==> flow/design.v <==
module uart_freq_sender
(
    input wire clk,               
    input wire rst_n,             
    input wire send_en,           
    input wire [7:0] duty,        
    input wire [33:0] freq,       
    input wire [63:0] high_time,  
    input wire [63:0] low_time,   
    output reg uart_tx,           
    output reg tx_busy,           
    output reg [7:0] debug_state  
);
parameter CLK_FREQ = 50_000_000;   
parameter BAUD_RATE = 115200;       
parameter DATA_BITS = 8;            
parameter STOP_BITS = 1;            
parameter PARITY = 0;               
localparam BAUD_DIV = CLK_FREQ / BAUD_RATE;
localparam [3:0]
    IDLE        = 4'd0,
    SEND_HEADER = 4'd1,
    SEND_DUTY   = 4'd2,
    SEND_FREQ   = 4'd3,
    SEND_HIGH   = 4'd4,
    SEND_LOW    = 4'd5,
    SEND_TAIL   = 4'd6,
    SEND_CRLF   = 4'd7;
reg [3:0] state, next_state;
reg [15:0] baud_counter;
reg [3:0] bit_counter;
reg [7:0] tx_shift_reg;
reg [7:0] data_buffer [0:31]; 
reg [5:0] data_index;
reg [4:0] byte_counter;
reg tx_active;
wire baud_tick;
always @(posedge clk or negedge rst_n) begin
    if (!rst_n) begin
        baud_counter <= 0;
    end else begin
        if (baud_counter >= BAUD_DIV - 1) begin
            baud_counter <= 0;
        end else begin
            baud_counter <= baud_counter + 1;
        end
    end
end
assign baud_tick = (baud_counter == BAUD_DIV - 1); 
function [7:0] hex_to_ascii;
    input [3:0] hex;
    begin
        hex_to_ascii = (hex < 4'd10) ? (8'h30 + hex) : (8'h37 + hex); 
 end
endfunction
always @(posedge clk or negedge rst_n) begin
    if (!rst_n) begin
        data_index <= 0;
    end else if (send_en && state == IDLE) begin
        data_buffer[0]  = 8'h0D;  
        data_buffer[1]  = 8'h0A;  
        data_buffer[2]  = "F";
        data_buffer[3]  = "r";
        data_buffer[4]  = "e";
        data_buffer[5]  = "q";
        data_buffer[6]  = ":";
        data_buffer[7]  = " ";
        data_buffer[8]  = hex_to_ascii(freq[33:30]);
        data_buffer[9]  = hex_to_ascii(freq[29:26]);
        data_buffer[10] = hex_to_ascii(freq[25:22]);
        data_buffer[11] = hex_to_ascii(freq[21:18]);
        data_buffer[12] = hex_to_ascii(freq[17:14]);
        data_buffer[13] = hex_to_ascii(freq[13:10]);
        data_buffer[14] = hex_to_ascii(freq[9:6]);
        data_buffer[15] = hex_to_ascii(freq[5:2]);
        data_buffer[16] = hex_to_ascii(freq[1:0]);
        data_buffer[17] = "H";
        data_buffer[18] = "z";
        data_buffer[19] = " ";
        data_buffer[20] = "D";
        data_buffer[21] = "u";
        data_buffer[22] = "t";
        data_buffer[23] = "y";
        data_buffer[24] = ":";
        data_buffer[25] = " ";
        data_buffer[26] = hex_to_ascii(duty[7:4]);
        data_buffer[27] = hex_to_ascii(duty[3:0]);
        data_buffer[28] = "%";
        data_index <= 29;  
    end
end
always @(posedge clk or negedge rst_n) begin
    if (!rst_n) begin
        state <= IDLE;
        tx_busy <= 0;
        uart_tx <= 1'b1;
        tx_active <= 0;
        bit_counter <= 0;
        byte_counter <= 0;
    end else begin
        case (state)
            IDLE: begin
                tx_busy <= 0;
                uart_tx <= 1'b1;
                tx_active <= 0;
                bit_counter <= 0;
                byte_counter <= 0;
                if (send_en) begin
                    state <= SEND_HEADER;
                    tx_busy <= 1;
                end
            end
            SEND_HEADER: begin
                if (byte_counter < data_index) begin
                    if (!tx_active) begin
                        tx_shift_reg <= data_buffer[byte_counter];
                        uart_tx <= 1'b0;  
                        tx_active <= 1;
                        bit_counter <= 0;
                    end else if (baud_tick) begin
                        if (bit_counter < DATA_BITS) begin
                            uart_tx <= tx_shift_reg[bit_counter];
                            bit_counter <= bit_counter + 1;
                        end else if (bit_counter == DATA_BITS) begin
                            uart_tx <= 1'b1;
                            bit_counter <= bit_counter + 1;
                        end else begin
                            tx_active <= 0;
                            byte_counter <= byte_counter + 1;
                            if (byte_counter == data_index - 1) begin
                                state <= SEND_CRLF;
                                byte_counter <= 0;
                            end
                        end
                    end
                end
            end
            SEND_CRLF: begin
                if (!tx_active) begin
                    tx_shift_reg <= 8'h0D;  
                    uart_tx <= 1'b0;
                    tx_active <= 1;
                    bit_counter <= 0;
                end else if (baud_tick) begin
                    if (bit_counter < DATA_BITS) begin
                        uart_tx <= tx_shift_reg[bit_counter];
                        bit_counter <= bit_counter + 1;
                    end else if (bit_counter == DATA_BITS) begin
                        uart_tx <= 1'b1;
                        bit_counter <= bit_counter + 1;
                    end else begin
                        tx_active <= 0;
                        if (byte_counter == 0) begin
                            tx_shift_reg <= 8'h0A;
                            byte_counter <= 1;
                            tx_active <= 1;
                            bit_counter <= 0;
                            uart_tx <= 1'b0;
                        end else begin
                            state <= IDLE;
                        end
                    end
                end
            end
            default: state <= IDLE;
        endcase
        debug_state <= state;  
    end
end
endmodule
-- From RTL to reports: uart_freq_sender
Tool output for the design above, in the order of the flow.
Lines are those of the file above, counted from 1.
Operators: Yosys type, input widths -> output width; for muxes data width and select width s.
Library cell names are shortened.
The mark - stands for no value.
- design top: uart_freq_sender
- clock input: clk
- cell library: sky130hd
- corner: tt_025C_1v80

-- Word level
Counts by Yosys on the flattened word-level netlist (proc, flatten, opt, wreduce). Print and check cells are left out. Cells with the same type and inputs are merged into one.
- bits in registers: 133
- output and inout port bits at 10
- word-level cells: 212
- noted bits of input ports: 173
- muxes and demuxes: 80
- equal/unequal tests: 57
- shift-type cells: 1
- noted reductions and logical operators: 13
- noted add/subtract/negate cells: 26
- noted $lt $le $gt $ge: 14
- operator list (operator ; count):
    $pmux 8 s29 ; 1
    $add 6x4->7 const A ; 20
    $mux 4 ; 22
    $eq 5x5->1 const B ; 16
    $mux 7 ; 11
    $mux 8 ; 7
    $mux 5 ; 11
    $lt 4x4->1 const B ; 11
    $eq 5x4->1 const B ; 8
    $eq 5x32->1 ; 1
    $ne 2x2->1 const B ; 14
    $pmux 4 s3 ; 2
    $mux 1 ; 21
    $eq 5x3->1 const B ; 4
    $add 16x1->16 const B ; 1
    $ge 16x9->1 const B ; 1
    $eq 16x9->1 const B ; 1
    $pmux 8 s2 ; 1
    $mux 16 ; 1
    $ne 3x3->1 const B ; 5
    $pmux 5 s3 ; 1
    $add 6x2->7 const A ; 2
    $reduce_and 12->1 ; 1
    $reduce_and 11->1 ; 1
    $eq 5x2->1 const B ; 2
    $shiftx 8x4->1 ; 1
    $reduce_and 8->1 ; 1
    $sub 5x1->6 const B ; 1
Other operator kinds: 20; their cells: 22.

-- Depth
Depth = most cells in a row (Yosys ltp): at word level without a register or memory, in the mapped netlist without a sequential cell, where the memories' decode and read muxes count.
- depth in word-level cells at 9
- ABC_AREA at 0
- depth in mapped cells at 11
- gate-level depth less buffers: 7

-- Synthesis result
Source: synth_stat.txt of the flow (Yosys; design flattened, memories mapped). It holds for the ABC_AREA given above (unset counts as 0); a run with the other value may have another netlist.
Totals and module areas in this step are rounded.
- cell types (type ; count ; total area (µm²)):
    edfxtp_1 ; 81 ; 2.43E+03
    dfrtp_1 ; 30 ; 750.72
    ha_1 ; 25 ; 312.8
    nand2_1 ; 56 ; 210.202
    inv_1 ; 54 ; 202.694
    a21oi_1 ; 35 ; 175.168
    o21ai_0 ; 35 ; 175.168
    mux2i_1 ; 16 ; 160.154
    xnor2_1 ; 15 ; 131.376
    nor2_1 ; 23 ; 86.333
    nand3_1 ; 13 ; 65.062
    and3_1 ; 10 ; 62.56
    clkbuf_1 ; 15 ; 56.304
    nand2b_1 ; 8 ; 50.048
    nor2b_1 ; 8 ; 50.048
    buf_4 ; 6 ; 45.043
    a22o_1 ; 5 ; 43.792
    clkbuf_8 ; 3 ; 41.29
Not listed: further types 58, cells in them 125.
- noted cells in the netlist: 563
- mapped flip-flops at 112
- noted buffers: 27
- sequential area at 3210 µm²
- chip area (Yosys) at 6140 µm²

-- Worst setup path after synthesis
Path of least setup slack by OpenSTA after synthesis, without wires, with an ideal clock, recovery checks aside; 20% of the period is set as input and as output delay. Where synthesis merged equal registers, the netlist keeps one of their names.
- path kind: input-to-reg
- from: input send_en
- to: register data_buffer[10][0]
- noted data required time: 3112 ps
- clock period at 3550 ps
- driving pins on the path: 2
- noted slack: 458 ps
- noted path delay: 2382 ps
- launch time at the first pin at 710 ps
- input delay at 710 ps
- buffers on the path at 0
- arrival time at 2654 ps
- noted library setup time: 438 ps
- synthesis period reached at 3092 ps
"path delay" is the arrival time less input delay plus setup time.
"driving pins on the path" counts driving pins, that of a launching flip-flop among them; a cell with two outputs on the path counts twice.
"synthesis period reached" = period - worst setup slack (recovery checks aside). The figure is calculated, with input and output delays left at 20% of the set period.
The rows between start and end are the longest chain of elaborated cells between them; the timing report does not say that the signal goes this way. Where chains are equally long, one stands for them.
A line is the first line of the expression or statement that the cell stems from. Yosys adds cells for indexed reads and writes and turns some case tables into memories.
- cell sequence: nor3b_1 > and2_1
- length of the longest elaborated chain: 2
- noted elaborated cells on any way between the ends: 2
- source lines of those cells at 1
- classes of those cells: 2 x reduce/logical
- RTL lines, path post-synthesis (item ; RTL line ; source):
    start: declaration ; 5 ; input wire send_en,
    $logic_and 1x1->1 ; 59 ; end else if (send_en && state == IDLE) begin
    $reduce_and 2->1 ; - ;
    end: assignment ; 70 ; data_buffer[10] = hex_to_ascii(freq[25:22]);
    end: declaration ; 33 ; reg [7:0] data_buffer [0:31];

-- Worst path after layout
From the final timing report of flow run 1: the path of least setup slack in the routed layout; clock arrival at registers is part of the times.
The path's times are printed in steps of 10 ps; the period is the one set.
- path kind: reg-to-reg
- from: register baud_counter[1]
- to: register tx_shift_reg[2]
- launch time at the first pin at 370 ps
- driving pins on the path: 8
- noted library setup time: 360 ps
- noted slack: 1440 ps
- clock period at 4570 ps
- buffers on the path at 0
- arrival time at 3140 ps
- noted data required time: 4580 ps
The rows between start and end are the longest chain of elaborated cells between them; the timing report does not say that the signal goes this way. Where chains are equally long, one stands for them.
A register here has more assigning lines than the two given.
The path ends at the enable pin of a flip-flop; only ways to that pin are counted.
- cell sequence: dfrtp_1 > inv_1 > ha_1 > or4b_4 > nor4_1 > a21oi_1 > a211o_1 > a21oi_1
- length of the longest elaborated chain: 3
- noted elaborated cells on any way between the ends: 3
- source lines of those cells at 1
- classes of those cells: 2 x eq/ne; 1 x reduce/logical
- RTL lines, path post-layout (item ; RTL line ; source):
    start: declaration ; 30 ; reg [15:0] baud_counter;
    start: assignment ; 40 ; baud_counter <= 0;
    start: assignment ; 45 ; baud_counter <= baud_counter + 1;
    $eq 16x9->1 ; 49 ; assign baud_tick = (baud_counter == BAUD_DIV - 1);
    $ne 3x3->1 ; - ;
    $reduce_and 8->1 ; - ;
    end: assignment ; 116 ; tx_shift_reg <= data_buffer[byte_counter];
    end: assignment ; 140 ; tx_shift_reg <= 8'h0D;
    end: declaration ; 32 ; reg [7:0] tx_shift_reg;

Lab notebook: uart_freq_sender

2 stored runs of uart_freq_sender in the flow (synthesis by Yosys, layout by OpenROAD, sky130hd cells), in arbitrary order. Constraints: input delay and output delay 20% of the set period each, output load 0.01 pF.
"time of the worst setup path": the worst setup path's part of the clock period (all of it between registers, 20% less for each end at a port) less its slack. A launch clock that arrives late makes it longer, a capture clock that arrives late makes it shorter.
"time of the worst setup path" is known to 10 ps.
The measured numbers are rounded.

Flow run 1
Settings were period_ns = 4.57; CORE_UTILIZATION = 66; SETUP_SLACK_MARGIN = 0.16; PLACE_DENSITY_LB_ADDON = 0.08; HOLD_SLACK_MARGIN = 0.24; ABC_AREA = 0; SLEW_MARGIN = 35; MIN_ROUTING_LAYER = met2; MAX_ROUTING_LAYER = met4; CAP_MARGIN = 20; CORE_MARGIN = 2
- worst setup slack after layout: 1440 ps
- final utilization at 0.752
- time of the worst setup path at 3130 ps
- worst setup path type: reg-to-reg
- noted the mapped cell area after synthesis: 6140 µm²
- worst-case hold slack at 530 ps
- noted the full die area: 10100 µm²
- post-route setup TNS: 0 ps

Flow run 2
Settings were period_ns = 5.18; CORE_UTILIZATION = 53; SETUP_SLACK_MARGIN = 0.07; TNS_END_PERCENT = 5; ABC_AREA = 0; GPL_TIMING_DRIVEN = 1; MAX_ROUTING_LAYER = met5; CAP_MARGIN = 20; CORE_MARGIN = 2; SLEW_MARGIN = 20
- worst setup slack after layout: 2080 ps
- final utilization at 0.621
- time of the worst setup path at 3100 ps
- worst setup path type: reg-to-reg
- noted the mapped cell area after synthesis: 6140 µm²
- worst-case hold slack at 515 ps
- noted the full die area: 12500 µm²
- post-route setup TNS: 0 ps
